==> flow/design.v <==
package fxp_pkg;
  localparam int FXP_FRAC = 16;
  localparam int ALPHA_SHIFT = 5;   
  localparam logic signed [31:0] W1 = 32'sd49152;    
  localparam logic signed [31:0] W2 = 32'sd16384;    
  localparam logic signed [31:0] LIMIT = 32'sd131072;  
  function automatic logic signed [31:0] fxp_abs(
      input logic signed [31:0] x
  );
    fxp_abs = (x < 0) ? -x : x;
  endfunction
  function automatic logic signed [31:0] fxp_mul_q16(
      input logic signed [31:0] a,
      input logic signed [31:0] b
  );
    logic signed [63:0] product;
    begin
      product = $signed(a) * $signed(b);
      fxp_mul_q16 = product >>> FXP_FRAC;
    end
  endfunction
endpackage
package fxp_pkg;
  localparam int FXP_FRAC = 16;
  localparam int ALPHA_SHIFT = 5;   
  localparam logic signed [31:0] W1 = 32'sd49152;    
  localparam logic signed [31:0] W2 = 32'sd16384;    
  localparam logic signed [31:0] LIMIT = 32'sd131072;  
  function automatic logic signed [31:0] fxp_abs(
      input logic signed [31:0] x
  );
    fxp_abs = (x < 0) ? -x : x;
  endfunction
  function automatic logic signed [31:0] fxp_mul_q16(
      input logic signed [31:0] a,
      input logic signed [31:0] b
  );
    logic signed [63:0] product;
    begin
      product = $signed(a) * $signed(b);
      fxp_mul_q16 = product >>> FXP_FRAC;
    end
  endfunction
endpackage
import fxp_pkg::*;
module feature_engine (
    input  logic                clk,
    input  logic                rst_n,
    input  logic                in_valid,
    output logic                in_ready,
    input  logic signed [31:0]  price_in,     
    output logic                out_valid,
    input  logic                out_ready,
    output logic signed [31:0]  ret_out,      
    output logic signed [31:0]  ema_out       
);
    logic signed [31:0] prev_price;
    logic signed [31:0] ema;
    logic signed [31:0] ret_reg;
    logic signed [31:0] ema_reg;
    logic signed [31:0] ret_next;
    logic signed [31:0] ema_delta;
    logic signed [31:0] ema_next;
    logic accept_input;
    logic consume_output;
    assign consume_output = out_valid && out_ready;
    assign accept_input = in_valid && in_ready;
    assign in_ready = ~out_valid || consume_output;
    assign ret_next = price_in - prev_price;
    assign ema_delta = ret_next - ema;
    assign ema_next = ema + (ema_delta >>> ALPHA_SHIFT);
    assign ret_out = ret_reg;
    assign ema_out = ema_reg;
    always_ff @(posedge clk or negedge rst_n) begin
        if (!rst_n) begin
            prev_price  <= 32'sd0;
            ema         <= 32'sd0;
            ret_reg     <= 32'sd0;
            ema_reg     <= 32'sd0;
            out_valid   <= 1'b0;
        end else begin
            if (consume_output && !accept_input) begin
                out_valid <= 1'b0;
            end else if (accept_input) begin
                out_valid <= 1'b1;
            end
            if (accept_input) begin
                prev_price <= price_in;
                ema <= ema_next;
                ret_reg <= ret_next;
                ema_reg <= ema_next;
            end
        end
    end
endmodule
From RTL to reports: feature_engine --
What the tools print for feature_engine, step after step. Lines are those of the file above, counted from 1. Library cell names are shortened. A cell with - has no value.
Inputs: design top feature_engine, clock clk, library sky130hd, library corner tt_025C_1v80

After elaboration --
Counts by Yosys on the flattened word-level netlist (proc, flatten, opt, wreduce; memories kept). Register bits leave out memories and registers merged into their read ports (data or address). Print and check cells are left out. Cells with the same type and inputs are merged into one.
Storage and ports: bits in registers 97, bits in latches 0, RAM bits 0, ROM bits 0, clocked read ports x word width 0, memory cells 0, output and inout port bits 66, word-level cells 16
Cells by class: $add $sub $neg 3, multipliers 0, divide/modulo/power cells 0, magnitude comparators 0, eq/ne operators 0, shift operators 0, mux-type cells 2, bitwise gates (word level) 1, reduce/logical cells 6
Operators with widths (number):
- subtractor 32 bit | 2
- adder 32 x 27 -> 32 bit | 1
- logical AND 1 bit | 3
- nonzero test 2 bit | 1
- two-way mux 1 bit | 2
- logical OR 1 bit | 1
- NOT 1 bit | 1
- logical NOT 1 bit | 1

Longest topological paths --
Depth = most cells in a row (Yosys ltp): at word level without a register or memory, in the mapped netlist without a sequential cell, where the memories' decode and read muxes count.
Logic depth: depth in word-level cells 6, ABC_AREA 0, gate-level depth with buffers 35, mapped depth without buffers 35

Mapped cells and area --
The flow's flattened synthesis, as Yosys stat reports it; memories are mapped. The netlist is that of the ABC_AREA named above (0 if unset); the other value can give another one.
Synthesis totals: cells in the netlist 875, mapped area 0.0081115 sq mm, sequential area 0.0024273 sq mm, flip-flop cells 97, buffers 18
Cell types (number):
- dfrtp_1 | 97
- ha_1 | 96
- mux2_2 | 65
- xnor2_1 | 47
- a21o_1 | 50
- a21oi_1 | 73
- inv_1 | 76
- xor2_1 | 29
- o21ai_0 | 47
- nand2_1 | 55
- nor2_1 | 52
- o21a_1 | 15
- nand2b_1 | 11
- nand4_1 | 11
- nor2b_1 | 11
- a211oi_1 | 9
- nand3_1 | 13
- nor3_1 | 12
Not listed: further types 50, cells in them 106.

Path before layout --
Source: OpenSTA report_checks on the synthesized netlist (no wires, ideal clock, input and output delay 20% of the period each), path of least setup slack; recovery checks are left aside. Register names are those of the netlist, which keeps one name where synthesis merged equal registers.
Path post-synthesis: path kind in2reg, start input port price_in[0], end register ema_reg[30], clock period 10300 ps, external input delay 2060 ps, setup time 121 ps, arrival time 7626 ps, setup slack 2553 ps, path delay 5687 ps, driving pins on the path 35, period reached after synthesis 7747 ps
"path delay" = arrival - input delay + setup time. "driving pins on the path" counts driving pins, that of a launching flip-flop among them; a cell with two outputs on the path counts twice. "period reached after synthesis" = period - worst setup slack (recovery checks aside). The figure is calculated, with input and output delays left at 20% of the set period. The rows between start and end are the longest chain of elaborated cells between them; the timing report does not say that the signal goes this way. Where chains are equally long, one stands for them. Each line given opens the expression or statement behind the cell; cells for indexed reads and writes are added by Yosys, which also makes memories of some case tables.
Between the ends, post-synthesis: cells stage by stage inv_1 > ha_1 > inv_1 > fa_1 > a211oi_1 > nor2_1 > o21a_1 > a41o_1 > a21oi_1 > o21bai_1 > a21oi_1 > xnor2_1 > ha_1 > a21o_1 > a21o_1 > a21oi_1 > nand2b_1 > a21oi_1 > or2_2 > inv_1 > a41o_1 > xor2_1 > ha_1 > clkbuf_1 > a21o_1 > a21o_1 > a21oi_1 > o21ai_0 > a21o_1 > a221oi_2 > nor2b_1 > o41a_1 > a21o_1 > xnor2_1 > o21ai_1, cells in the longest elaborated chain 3, elaborated cells between the ends (all ways) 3, source lines of those cells 3
Ends and longest elaborated chain, post-synthesis:
- from (decl) | line 51 | input  logic signed [31:0]  price_in,
- subtractor 32 bit | line 69 | assign ret_next = price_in - prev_price;
- subtractor 32 bit | line 70 | assign ema_delta = ret_next - ema;
- adder 32 x 27 -> 32 bit | line 71 | assign ema_next = ema + (ema_delta >>> ALPHA_SHIFT);
- to (assign) | line 79 | ema_reg     <= 32'sd0;
- to (assign) | line 91 | ema_reg <= ema_next;
- to (decl) | line 60 | logic signed [31:0] ema_reg;
Nets of the timed path that keep an RTL name, with a line that drives or declares them; the list need not be complete.
Named nets, post-synthesis (line):
- ret_next[12] | 69

Path in the finished layout --
Path of least setup slack in the final report of run 1 (OpenROAD, finished layout, wires in). Where an end is a register, its clock arrival counts in the times. The report prints the path's times to 10 ps; the period is as set.
Path post-layout: path kind in2reg, start input port price_in[0], end register ema_reg[30], clock period 9090 ps, external input delay 1820 ps, setup time 140 ps, arrival time 8550 ps, setup slack 750 ps, driving pins on the path 31
The rows between start and end are the longest chain of elaborated cells between them; the timing report does not say that the signal goes this way. Where chains are equally long, one stands for them.
Between the ends, post-layout: cells stage by stage clkdlybuf4s50_1 > inv_1 > ha_1 > inv_1 > fa_1 > a211oi_1 > nor2_1 > o21a_1 > a41o_1 > a21o_1 > a21oi_2 > o21bai_1 > a21oi_1 > xnor2_1 > ha_1 > a21o_1 > a21o_1 > a21oi_1 > nor3_1 > a2111oi_0 > o21ai_2 > xor2_2 > xnor2_1 > buf_4 > ha_1 > a21o_1 > a21o_1 > o41a_1 > a21o_1 > xnor2_1 > o21ai_1, cells in the longest elaborated chain 3, elaborated cells between the ends (all ways) 3, source lines of those cells 3
Ends and longest elaborated chain, post-layout:
- from (decl) | line 51 | input  logic signed [31:0]  price_in,
- subtractor 32 bit | line 69 | assign ret_next = price_in - prev_price;
- subtractor 32 bit | line 70 | assign ema_delta = ret_next - ema;
- adder 32 x 27 -> 32 bit | line 71 | assign ema_next = ema + (ema_delta >>> ALPHA_SHIFT);
- to (assign) | line 79 | ema_reg     <= 32'sd0;
- to (assign) | line 91 | ema_reg <= ema_next;
- to (decl) | line 60 | logic signed [31:0] ema_reg;
Nets of the timed path that keep an RTL name, with a line that drives or declares them; the list need not be complete.
Named nets, post-layout (line):
- ret_next[20] | 69

Subject: feature_engine on sky130hd, stored results

Hello all,

Record of 2 stored runs of the RTL-to-layout flow on feature_engine, platform sky130hd. The runs are unordered. Constraints: input delay and output delay 20% of the set period each, output load 0.01 pF.

* Run 1 | settings: period_ns 9.09; CORE_UTILIZATION 37; SETUP_SLACK_MARGIN -0.37; PLACE_DENSITY_LB_ADDON 0.08; CORE_MARGIN 9; CTS_CLUSTER_DIAMETER 43; CAP_MARGIN 10; SLEW_MARGIN 20 | results: synthesis area 0.0081115 sq mm; die footprint 0.0275776 sq mm; standard-cell area of the final layout 0.0096943 sq mm; post-route utilization 45.5%; worst setup slack after layout 747 ps; setup total negative slack 0 ps; post-route worst hold slack 493 ps
* Run 2 | settings: period_ns 6.9; CORE_UTILIZATION 69; SETUP_SLACK_MARGIN -0.29; PLACE_DENSITY_LB_ADDON 0.03; HOLD_SLACK_MARGIN 0.13; CORE_MARGIN 6; CELL_PAD_IN_SITES_DETAIL_PLACEMENT 0; ABC_AREA 0; GPL_TIMING_DRIVEN 1; GPL_ROUTABILITY_DRIVEN 1; CTS_CLUSTER_SIZE 38; CAP_MARGIN 15; MIN_ROUTING_LAYER met1; MAX_ROUTING_LAYER met5; SLEW_MARGIN 20 | no final report: clock tree synthesis broke off with DPL-0038

Thanks
